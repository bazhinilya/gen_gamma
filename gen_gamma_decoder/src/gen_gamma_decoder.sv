==> flow/design.v <==
`timescale 1ns/1ps
module full_sum (
    input  logic a, b, p0,
    output logic q,
    output logic g, p
);
assign q = (a ^ b) ^ p0;
assign g = a * b;
assign p = a + b;
endmodule
`timescale 1ns/1ps
module register #(
    parameter SIZE = 8
) (
    input  logic clk, rst_n, set,
    input  logic [SIZE - 1 : 0] d,  
    output logic [SIZE - 1 : 0] q
);
always_ff @( posedge clk or negedge rst_n ) begin
    if (!rst_n) 
        q <= '0;
    else if (set) 
        q <= d;
    else 
        q <= q;
end
endmodule
`timescale 1ns/1ps
module subtractor (
    input  logic a0, a1, a2, a3, a4, a5, a6, a7, a8,
    input  logic b0, b1, b2, b3, b4, b5, b6, b7,
    output logic q0, q1, q2, q3, q4, q5, q6, q7
);
logic CARRY_IN;
logic g0, g1, g2, g3, g4, g5, g6, g7, g8;
logic p0, p1, p2, p3, p4, p5, p6, p7, p8;
logic q8;
assign CARRY_IN = 1;
assign c1 = g0 + 
            p0 * CARRY_IN;
assign c2 = g1 + 
            p1 * g0 + 
            p1 * p0 * CARRY_IN;
assign c3 = g2 + 
            p2 * g1 + 
            p2 * p1 * g0 + 
            p2 * p1 * p0 * CARRY_IN;
assign c4 = g3 + 
            p3 * g2 + 
            p3 * p2 * g1 + 
            p3 * p2 * p1 * g0 + 
            p3 * p2 * p1 * p0 * CARRY_IN;
assign c5 = g4 + 
            p4 * g3 + 
            p4 * p3 * g2 + 
            p4 * p3 * p2 * g1 + 
            p4 * p3 * p2 * p1 * g0 + 
            p4 * p3 * p2 * p1 * p0 * CARRY_IN;
assign c6 = g5 + 
            p5 * g4 + 
            p5 * p4 * g3 + 
            p5 * p4 * p3 * g2 + 
            p5 * p4 * p3 * p2 * g1 + 
            p5 * p4 * p3 * p2 * p1 * g0 + 
            p5 * p4 * p3 * p2 * p1 * p0 * CARRY_IN;
assign c7 = g6 + 
            p6 * g5 + 
            p6 * p5 * g4 + 
            p6 * p5 * p4 * g3 + 
            p6 * p5 * p4 * p3 * g2 + 
            p6 * p5 * p4 * p3 * p2 * g1 + 
            p6 * p5 * p4 * p3 * p2 * p1 * g0 + 
            p6 * p5 * p4 * p3 * p2 * p1 * p0 * CARRY_IN;
assign c8 = g7 + 
            p7 * g6 + 
            p7 * p6 * g5 + 
            p7 * p6 * p5 * g4 + 
            p7 * p6 * p5 * p4 * g3 + 
            p7 * p6 * p5 * p4 * p3 * g2 + 
            p7 * p6 * p5 * p4 * p3 * p2 * g1 + 
            p7 * p6 * p5 * p4 * p3 * p2 * p1 * g0 + 
            p7 * p6 * p5 * p4 * p3 * p2 * p1 * p0 * CARRY_IN;
full_sum dif0(.a(a0), .b(~b0), .p0(CARRY_IN), .q(q0), .g(g0), .p(p0));
full_sum dif1(.a(a1), .b(~b1), .p0(c1),       .q(q1), .g(g1), .p(p1));
full_sum dif2(.a(a2), .b(~b2), .p0(c2),       .q(q2), .g(g2), .p(p2));
full_sum dif3(.a(a3), .b(~b3), .p0(c3),       .q(q3), .g(g3), .p(p3));
full_sum dif4(.a(a4), .b(~b4), .p0(c4),       .q(q4), .g(g4), .p(p4));
full_sum dif5(.a(a5), .b(~b5), .p0(c5),       .q(q5), .g(g5), .p(p5));
full_sum dif6(.a(a6), .b(~b6), .p0(c6),       .q(q6), .g(g6), .p(p6));
full_sum dif7(.a(a7), .b(~b7), .p0(c7),       .q(q7), .g(g7), .p(p7));
full_sum dif8(.a(a8), .b(1),  .p0(c8),       .q(q8), .g(g8), .p(p8));
endmodule
module gen_gamma_decoder #(
    parameter SIZE = 8
) (
    input  logic clk, rst_n, set0, set1,
    input  logic [SIZE : 0]     md,
    input  logic [SIZE - 1 : 0] nk,
    output logic [SIZE - 1 : 0] od  
);
logic [24 : 0] w;
register #(SIZE + 1) saving_mix_data (
    .clk(clk), .rst_n(rst_n), .set(set0),
    .d(md),  
    .q(w[8 : 0])
);
register saving_noise_key (
    .clk(clk), .rst_n(rst_n), .set(set0),
    .d(nk),  
    .q(w[16 : 9])
);
subtractor difference_two_list (
    .a0(w[0]),  .a1(w[1]),  .a2(w[2]),  .a3(w[3]),  .a4(w[4]),  .a5(w[5]),  .a6(w[6]),  .a7(w[7]), .a8(w[8]),
    .b0(w[9]),  .b1(w[10]), .b2(w[11]), .b3(w[12]), .b4(w[13]), .b5(w[14]), .b6(w[15]), .b7(w[16]),
    .q0(w[17]), .q1(w[18]), .q2(w[19]), .q3(w[20]), .q4(w[21]), .q5(w[22]), .q6(w[23]), .q7(w[24])
);
register saving_original_data (
    .clk(clk), .rst_n(rst_n), .set(set1),
    .d(w[24 : 17]),  
    .q(od)
);
endmodule
Tool chain data of gen_gamma_decoder

Tool output for the design above, in the order of the flow.
Line numbers count from 1 in the design file above.
Cell names lack the library's common part.
A cell with -- has no value.

Top: gen_gamma_decoder
Clock port: clk
Cell library: sky130hd
Corner: tt_025C_1v80

Elaborated design

Source: Yosys, flattened and elaborated, memories not mapped. Widths are those after wreduce; folded enables and synchronous resets count as part of the registers. Registers that Yosys merges into a memory's read port (data or address) are not register bits. Print and check cells do not count. Equal cells are merged and count once.

$add $sub $neg: 35
$mul: 49
Div/mod/pow operators: 0
Order comparisons: 0
Eq/ne operators: 0
Shift-type cells: 0
Multiplexer cells: 0
Bitwise gates (word level): 24
Reductions and logical operators: 0

Operators by type and width:

| kind                      | number |
| multiplier 1 x 1 -> 1 bit | 49 |
| adder 1 bit               | 35 |
| XOR 1 bit                 | 15 |
| inverter 1 bit            | 9 |

Register bits: 24
Latch bits: 0
RAM bits: 0
ROM bits: 0
Clocked read ports x word width: 0
Memories: 0
Bits of input ports: 21
Output and inout bits: 8
Cells after elaboration: 111

Depth

Longest topological path by Yosys (ltp), each cell counted once; first at word level (registers and memories cut), then after technology mapping (sequential cells cut; the memories' decode and read muxes count).

Depth in word-level cells: 11
ABC_AREA: 0
Mapped depth: 8

Synthesis result

Source: synth_stat.txt of the flow (Yosys; design flattened, memories mapped). It holds for the ABC_AREA given above (unset counts as 0); a run with the other value may have another netlist.
The area totals of this step are shown rounded.

Cell count: 121
Chip area (Yosys): 1301 µm²
Area of sequential cells: 600.6 µm²
Flip-flops: 24
Buffer cells: 4

Cell types:

| cell type | number | total area (µm²) |
| dfrtp_1   | 24     | 600.576 |
| mux2_2    | 12     | 135.13 |
| xnor2_1   | 14     | 122.618 |
| ha_1      | 8      | 100.096 |
| nand2_1   | 17     | 63.811 |
| xor2_1    | 6      | 52.55 |
| o21ai_0   | 9      | 45.043 |
| inv_1     | 9      | 33.782 |
| mux2i_1   | 3      | 30.029 |
| xnor3_1   | 1      | 22.522 |
| a21oi_1   | 3      | 15.014 |
| clkbuf_1  | 4      | 15.014 |
| nor2_1    | 4      | 15.014 |
| and4_4    | 1      | 11.261 |
| nand3_1   | 2      | 10.01 |
| and3b_1   | 1      | 8.758 |
| a21boi_0  | 1      | 7.507 |
| nand2b_1  | 1      | 6.256 |
| nand4_1   | 1      | 6.256 |

The figures by module come from a second, unflattened synthesis with its own total; it is not the netlist above.

Cell total of the unflattened synthesis: 118
Area (unflattened synthesis): 1549 µm²

Each row is one instance without its submodules.

Modules:

| module            | instances | cells | area (µm²) |
| register          | 2         | 17    | 331.6 |
| register (SIZE=9) | 1         | 19    | 371.6 |
| subtractor        | 1         | 49    | 344.1 |
| full_sum          | 8         | 2     | 21.3 |
| gen_gamma_decoder | 1         | 0     | 0.0 |

Timing after synthesis

Source: OpenSTA report_checks on the synthesized netlist (no wires, ideal clock, input and output delay 20% of the period each), path of least setup slack; recovery checks are left aside. Register names are those of the netlist, which keeps one name where synthesis merged equal registers.

Path type: register to register
Start: register saving_noise_key.q[0]
End: register saving_original_data.q[5]
Period: 2210 ps
Launch time at the first pin: 0 ps
Arrival: 1793 ps
Data required time: 2085 ps
Setup slack: 293 ps
Path delay: 1918 ps
Driving pins on the path: 9
Path buffers: 0
Synthesis period reached: 1917 ps

"path delay" is the arrival time less input delay plus setup time.
"driving pins on the path" counts driving pins, that of a launching flip-flop among them; a cell with two outputs on the path counts twice.
"synthesis period reached" = period - worst setup slack (recovery checks aside). The figure is calculated, with input and output delays left at 20% of the set period.
Between the ends stands the longest chain of elaborated cells between them, by number of cells; it is not shown to be the way that was timed. Of several equally long chains one is given.
Each line given opens the expression or statement behind the cell; cells for indexed reads and writes are added by Yosys, which also makes memories of some case tables.
A register here has more assigning lines than the two given.

Cell sequence: dfrtp_1 > inv_1 > ha_1 > xor2_1 > and4_4 > xnor2_1 > mux2i_1 > xnor2_1 > mux2_2
Cells in the longest elaborated chain: 6
Elaborated cells on any way between the ends: 8
Source lines of those cells: 7
Those cells by class: 3 x add/sub; 3 x mul; 2 x logic

RTL lines, path after synthesis:

| what                      | line | text |
| start: declaration        | 17   | `output logic [SIZE - 1 : 0] q` |
| start: assignment         | 23   | `q <= d;` |
| start: assignment         | 25   | `q <= q;` |
| inverter 1 bit            | 83   | `full_sum dif0(.a(a0), .b(~b0), .p0(CARRY_IN), .q(q0), .g(g0), .p(p0));` |
| multiplier 1 x 1 -> 1 bit | 8    | `assign g = a * b;` |
| multiplier 1 x 1 -> 1 bit | 57   | `p4 * p3 * p2 * p1 * g0 +` |
| adder 1 bit (2 in a row)  | 53   | `assign c5 = g4 +` |
| XOR 1 bit                 | 7    | `assign q = (a ^ b) ^ p0;` |
| end: assignment           | 23   |  |
| end: assignment           | 25   |  |
| end: declaration          | 17   |  |

Path in the finished layout

From the final timing report of record 1: the path of least setup slack in the routed layout; clock arrival at registers is part of the times.
The path's times are printed in steps of 10 ps; the period is the one set.

Path type: register to register
Start: register saving_noise_key.q[0]
End: register saving_original_data.q[5]
Period: 1970 ps
Launch time at the first pin: 260 ps
Arrival: 2090 ps
Data required time: 2120 ps
Setup slack: 30 ps
Driving pins on the path: 9
Path buffers: 0

Between the ends stands the longest chain of elaborated cells between them, by number of cells; it is not shown to be the way that was timed. Of several equally long chains one is given.
A register here has more assigning lines than the two given.

Cell sequence: dfrtp_1 > inv_2 > ha_4 > xor2_2 > and4_4 > xnor2_2 > mux2i_1 > xnor2_1 > mux2_2
Cells in the longest elaborated chain: 6
Elaborated cells on any way between the ends: 8
Source lines of those cells: 7
Those cells by class: 3 x add/sub; 3 x mul; 2 x logic

RTL lines, path post-layout:

| what                      | line | text |
| start: declaration        | 17   | `output logic [SIZE - 1 : 0] q` |
| start: assignment         | 23   | `q <= d;` |
| start: assignment         | 25   | `q <= q;` |
| inverter 1 bit            | 83   | `full_sum dif0(.a(a0), .b(~b0), .p0(CARRY_IN), .q(q0), .g(g0), .p(p0));` |
| multiplier 1 x 1 -> 1 bit | 8    | `assign g = a * b;` |
| multiplier 1 x 1 -> 1 bit | 57   | `p4 * p3 * p2 * p1 * g0 +` |
| adder 1 bit (2 in a row)  | 53   | `assign c5 = g4 +` |
| XOR 1 bit                 | 7    | `assign q = (a ^ b) ^ p0;` |
| end: assignment           | 23   |  |
| end: assignment           | 25   |  |
| end: declaration          | 17   |  |

## Implementation results

Settings and measured results of 2 stored flow runs for module gen_gamma_decoder (sky130hd), not sorted in any way. The constraints put input and output delay at 20% of the set period each and load the outputs with 0.01 pF.
"achieved clock period" is the run's clock period less its worst setup slack. It is reckoned from that one timing run; input and output delays stay at 20% of the period that was set.
"worst setup path time" means the part of the period allowed to the worst setup path (the constraints hold back 20% at inputs and 20% at outputs) less its slack; where the path has registers, the arrival times of their clocks count too.
By "total power of the final layout" is meant OpenSTA's value without simulated activity: inputs other than the clock are taken to toggle once in ten clock periods, and the tool carries that through the logic.
"worst setup path time" is known to 10 ps.
Measured values are rounded.
Among the settings, n/a means not set for that run.

| item                                  | record 1             | record 2             |
| period_ns                             | 1.97                 | 1.59                 |
| CORE_UTILIZATION                      | 27                   | 22                   |
| SETUP_SLACK_MARGIN                    | 0.21                 | n/a                  |
| CORE_ASPECT_RATIO                     | 1.26                 | 1.01                 |
| CELL_PAD_IN_SITES_DETAIL_PLACEMENT    | 0                    | n/a                  |
| ABC_AREA                              | 0                    | n/a                  |
| GPL_ROUTABILITY_DRIVEN                | 0                    | n/a                  |
| CTS_CLUSTER_SIZE                      | 35                   | n/a                  |
| CAP_MARGIN                            | 20                   | 25                   |
| CORE_MARGIN                           | 2                    | 9                    |
| SLEW_MARGIN                           | 20                   | 30                   |
| PLACE_DENSITY_LB_ADDON                | n/a                  | 0.26                 |
| TNS_END_PERCENT                       | n/a                  | 30                   |
| GPL_TIMING_DRIVEN                     | n/a                  | 0                    |
| MAX_ROUTING_LAYER                     | n/a                  | met4                 |
| die size (µm²)                        | 5394                 | 9007                 |
| achieved clock period (ps)            | 1936                 | 2000                 |
| standard-cell area after layout (µm²) | 1896                 | 1839                 |
| final setup TNS (ps)                  | 0                    | -1232                |
| worst setup path time (ps)            | 1940                 | 2000                 |
| critical path kind                    | register to register | register to register |
| netlist area reported by Yosys (µm²)  | 1301                 | 1301                 |
| total power of the final layout (µW)  | 1704                 | 2196                 |
| utilization (%)                       | 40.7                 | 33.0                 |
| lowest setup slack (ps)               | 34                   | -410                 |
